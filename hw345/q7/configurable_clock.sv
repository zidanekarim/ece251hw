==> flow/design.v <==
module configurable_clock
#(
    parameter integer WIDTH = 8,  
    parameter real FAST_CLK_PERIOD = 1.0  
) (
    input logic fast_clk,  
    input logic rst,       
    input logic enable,    
    input logic [WIDTH-1:0] period,      
    input logic [WIDTH-1:0] duty_cycle,  
    output logic clk_out    
);
    logic [WIDTH-1:0] counter = 0;
    always_ff @(posedge fast_clk) begin
        if (rst) begin
            counter <= 0;
            clk_out <= 0;
        end else if (enable) begin
            if (counter < duty_cycle) begin
                clk_out <= 1;
            end else begin
                clk_out <= 0;
            end
            if (counter == period - 1) begin  
                counter <= 0;
            end else begin
                counter <= counter + 1;
            end
        end
    end
endmodule : configurable_clock
=== From RTL to reports: configurable_clock ===
Tool output for the design above, in the order of the flow.
Lines are those of the file above, counted from 1.
Not given: --

* Top: configurable_clock
* Clock port: fast_clk
* Standard-cell library: sky130hd
* Timing corner: tt_025C_1v80

=== Elaborated design ===
Source: Yosys, flattened and elaborated, memories not mapped. Widths are those after wreduce; folded enables and synchronous resets count as part of the registers. Registers that Yosys merges into a memory's read port (data or address) are not register bits. Print and check cells do not count. Equal cells are merged and count once.

* Bits in registers: 9
* Input port bits: 19
* Output and inout port bits: 1
* Elaborated cells: 8

* Add/subtract/negate cells: 2
* $lt $le $gt $ge: 1
* Equality and inequality tests: 1
* Muxes and demuxes: 2

{| class="wikitable"
|+ Operators with widths
! kind !! count
|-
| equality test 8 x 32 -> 1 bit || 1
|-
| subtractor 8 x 1 -> 9 bit (second input constant) || 1
|-
| adder 8 x 1 -> 8 bit (second input constant) || 1
|-
| less-than comparator 8 bit || 1
|-
| 2-to-1 mux 8 bit || 1
|-
| 2-to-1 mux 1 bit || 1
|}

=== Longest topological paths ===
Depth = most cells in a row (Yosys ltp): at word level without a register or memory, in the mapped netlist without a sequential cell, where the memories' decode and read muxes count.

* Depth after elaboration: 3
* ABC_AREA: 0
* Gate-level depth with buffers: 8

=== Mapped cells and area ===
The flow's flattened synthesis, as Yosys stat reports it; memories are mapped. The netlist is that of the ABC_AREA named above (0 if unset); the other value can give another one.
Totals and module areas in this step are rounded.

* Cell count: 116
* Mapped area: 974.7 um^2
* Sequential area: 180.2 um^2
* Flip-flops: 9
* Buffers: 3

{| class="wikitable"
|+ Cell types
! cell type !! count !! area in all (um^2)
|-
| sky130_fd_sc_hd__dfxtp_1 || 9 || 180.173
|-
| sky130_fd_sc_hd__ha_1 || 9 || 112.608
|-
| sky130_fd_sc_hd__xor2_1 || 8 || 70.067
|-
| sky130_fd_sc_hd__inv_1 || 13 || 48.797
|-
| sky130_fd_sc_hd__a21oi_1 || 8 || 40.038
|-
| sky130_fd_sc_hd__xnor2_1 || 4 || 35.034
|-
| sky130_fd_sc_hd__a211oi_1 || 4 || 30.029
|-
| sky130_fd_sc_hd__o2111ai_4 || 1 || 26.275
|-
| sky130_fd_sc_hd__nand2b_1 || 4 || 25.024
|-
| sky130_fd_sc_hd__a21o_1 || 3 || 22.522
|-
| sky130_fd_sc_hd__o31ai_1 || 3 || 22.522
|-
| sky130_fd_sc_hd__xnor3_1 || 1 || 22.522
|-
| sky130_fd_sc_hd__nor4_4 || 1 || 21.27
|-
| sky130_fd_sc_hd__nor3_1 || 4 || 20.019
|-
| sky130_fd_sc_hd__nand4_1 || 3 || 18.768
|-
| sky130_fd_sc_hd__and4_1 || 2 || 17.517
|-
| sky130_fd_sc_hd__o311ai_1 || 2 || 17.517
|-
| sky130_fd_sc_hd__o32ai_1 || 2 || 17.517
|}

Other cell types: 22; their cells: 35.

=== Worst setup path after synthesis ===
OpenSTA on the mapped netlist: ideal clock, no wires. The path of least setup slack (recovery checks aside). Input and output delay are each 20% of the period. Register names are those of the netlist, which keeps one name where synthesis merged equal registers.

* Kind: input port to flip-flop
* Start: input period[0]
* End: register counter[4]
* Period: 2200 ps
* Input delay: 440 ps
* Library setup time: 86 ps
* Time at the first pin: 440 ps
* Arrival: 2105 ps
* Required time: 2114 ps
* Setup slack: 10 ps
* Path delay: 1751 ps
* Stages: 8
* Buffers on the path: 0
* Period reached after synthesis: 2190 ps

"path delay" = arrival - input delay + setup time.
"stages": output pins that drive a net of the path, with the launching flip-flop's if there is one; two outputs of one cell count as two.
"period reached after synthesis" = period - worst setup slack (recovery checks aside). The figure is calculated, with input and output delays left at 20% of the set period.
Between the ends stands the longest chain of elaborated cells between them, by number of cells; it is not shown to be the way that was timed. Of several equally long chains one is given.
A line is the first line of the expression or statement that the cell stems from. Yosys adds cells for indexed reads and writes and turns some case tables into memories.
At most two assigning lines are given for a register; there are more.

* Path through: sky130_fd_sc_hd__inv_1 sky130_fd_sc_hd__ha_1 sky130_fd_sc_hd__and2b_1 sky130_fd_sc_hd__or4b_1 sky130_fd_sc_hd__and3_4 sky130_fd_sc_hd__o2111ai_4 sky130_fd_sc_hd__nor4_4 sky130_fd_sc_hd__a211oi_1
* Cells in the longest elaborated chain: 3

{| class="wikitable"
|+ RTL lines, path post-synthesis
! element !! RTL line !! text
|-
| from (decl) || 9 || <nowiki>input logic [WIDTH-1:0] period,</nowiki>
|-
| subtractor 8 x 1 -> 9 bit || 24 || <nowiki>if (counter == period - 1) begin</nowiki>
|-
| equality test 8 x 32 -> 1 bit || 24 ||
|-
| 2-to-1 mux 8 bit || 24 ||
|-
| to (assign) || 25 || <nowiki>counter <= 0;</nowiki>
|-
| to (assign) || 27 || <nowiki>counter <= counter + 1;</nowiki>
|-
| to (decl) || 13 || <nowiki>logic [WIDTH-1:0] counter = 0;</nowiki>
|}

=== Worst path after layout ===
From the final timing report of stored run 1: the path of least setup slack in the routed layout; clock arrival at registers is part of the times.
The path's times are printed in steps of 10 ps; the period is the one set.

* Kind: input port to flip-flop
* Start: input period[3]
* End: register counter[5]
* Period: 2480 ps
* Input delay: 500 ps
* Library setup time: 90 ps
* Time at the first pin: 500 ps
* Arrival: 2630 ps
* Required time: 2620 ps
* Setup slack: 0 ps
* Stages: 8
* Buffers on the path: 2

Between the ends stands the longest chain of elaborated cells between them, by number of cells; it is not shown to be the way that was timed. Of several equally long chains one is given.
At most two assigning lines are given for a register; there are more.

* Path through: sky130_fd_sc_hd__clkdlybuf4s50_1 sky130_fd_sc_hd__nor4_2 sky130_fd_sc_hd__or4b_1 sky130_fd_sc_hd__and3_4 sky130_fd_sc_hd__o2111ai_4 sky130_fd_sc_hd__nor4_4 sky130_fd_sc_hd__buf_4 sky130_fd_sc_hd__a211oi_1
* Cells in the longest elaborated chain: 3

{| class="wikitable"
|+ RTL lines, path after layout
! element !! RTL line !! text
|-
| from (decl) || 9 || <nowiki>input logic [WIDTH-1:0] period,</nowiki>
|-
| subtractor 8 x 1 -> 9 bit || 24 || <nowiki>if (counter == period - 1) begin</nowiki>
|-
| equality test 8 x 32 -> 1 bit || 24 ||
|-
| 2-to-1 mux 8 bit || 24 ||
|-
| to (assign) || 25 || <nowiki>counter <= 0;</nowiki>
|-
| to (assign) || 27 || <nowiki>counter <= counter + 1;</nowiki>
|-
| to (decl) || 13 || <nowiki>logic [WIDTH-1:0] counter = 0;</nowiki>
|}

Measured data: module configurable_clock, platform sky130hd, 2 stored runs of the flow under differing settings, order arbitrary. Input and output delays are each 20% of the period that was set; the output load is 0.01 pF.
"achieved clock period" means the clock period less the worst setup slack. The figure is calculated, with input and output delays left at 20% of the set period.
"worst setup path time" is the time allowed to the run's worst setup path (the clock period less input and output delay, where it has them) less its slack. Clock arrival times count: a late capture clock shortens it, a late launch clock lengthens it.
"worst setup path time" is known to 10 ps.
The measured numbers are rounded.

Stored run 1
==> flow/run.sh <==
#!/bin/bash
# the make line also repeats the synthesis and layout settings of config.mk as NAME=value (left out here)
make -C /OpenROAD-flow-scripts/flow DESIGN_CONFIG=/design/flow/config.mk WORK_HOME=/design/flow/orfs CLKGATE_MAP_FILE= finish
==> flow/config.mk <==
export PLATFORM = sky130hd
export DESIGN_NAME = configurable_clock
export DESIGN_NICKNAME = configurable_clock
export VERILOG_FILES = /design/flow/design.v
export SDC_FILE = /design/flow/constraint.sdc
export NUM_CORES = 4
export LEC_CHECK = 0
export ABC_AREA = 0
export CAP_MARGIN = 20
export CELL_PAD_IN_SITES_GLOBAL_PLACEMENT = 1
export CORE_ASPECT_RATIO = 0.55
export CORE_MARGIN = 9
export CORE_UTILIZATION = 45
export GPL_ROUTABILITY_DRIVEN = 1
export GPL_TIMING_DRIVEN = 1
export HOLD_SLACK_MARGIN = 0.09
export PLACE_DENSITY_LB_ADDON = 0.04
export SETUP_SLACK_MARGIN = -0.11
export SLEW_MARGIN = 20
==> flow/constraint.sdc <==
create_clock -name core_clock -period 2.48 [get_ports {fast_clk}]
set_input_delay 0.4960 -clock core_clock [delete_from_list [all_inputs] [get_ports {fast_clk}]]
set_output_delay 0.4960 -clock core_clock [all_outputs]
set_load 0.01 [all_outputs]

==> results of stored run 1 <==
chip area after synthesis (Yosys): 974.7 um^2
die area: 4241 um^2
standard-cell area of the final layout: 1385 um^2
worst setup slack after layout: -3 ps
total negative slack: -3 ps
worst hold slack: 566 ps
achieved clock period: 2483 ps
worst setup path time: 1990 ps
worst setup path kind: input port to flip-flop

Stored run 2
==> flow/run.sh <==
#!/bin/bash
# the make line also repeats the synthesis and layout settings of config.mk as NAME=value (left out here)
make -C /OpenROAD-flow-scripts/flow DESIGN_CONFIG=/design/flow/config.mk WORK_HOME=/design/flow/orfs CLKGATE_MAP_FILE= finish
==> flow/config.mk <==
export PLATFORM = sky130hd
export DESIGN_NAME = configurable_clock
export DESIGN_NICKNAME = configurable_clock
export VERILOG_FILES = /design/flow/design.v
export SDC_FILE = /design/flow/constraint.sdc
export NUM_CORES = 4
export LEC_CHECK = 0
export CAP_MARGIN = 20
export CELL_PAD_IN_SITES_DETAIL_PLACEMENT = 0
export CORE_MARGIN = 2
export CORE_UTILIZATION = 41
export GPL_TIMING_DRIVEN = 1
export MAX_ROUTING_LAYER = met4
export PLACE_DENSITY = 0.57
export SETUP_SLACK_MARGIN = 0.2
export SLEW_MARGIN = 20
==> flow/constraint.sdc <==
create_clock -name core_clock -period 1.74 [get_ports {fast_clk}]
set_input_delay 0.3480 -clock core_clock [delete_from_list [all_inputs] [get_ports {fast_clk}]]
set_output_delay 0.3480 -clock core_clock [all_outputs]
set_load 0.01 [all_outputs]

==> results of stored run 2 <==
chip area after synthesis (Yosys): 974.7 um^2
die area: 2783 um^2
standard-cell area of the final layout: 1570 um^2
worst setup slack after layout: -233 ps
total negative slack: -1472 ps
worst hold slack: 537 ps
achieved clock period: 1973 ps
worst setup path time: 1630 ps
worst setup path kind: input port to flip-flop
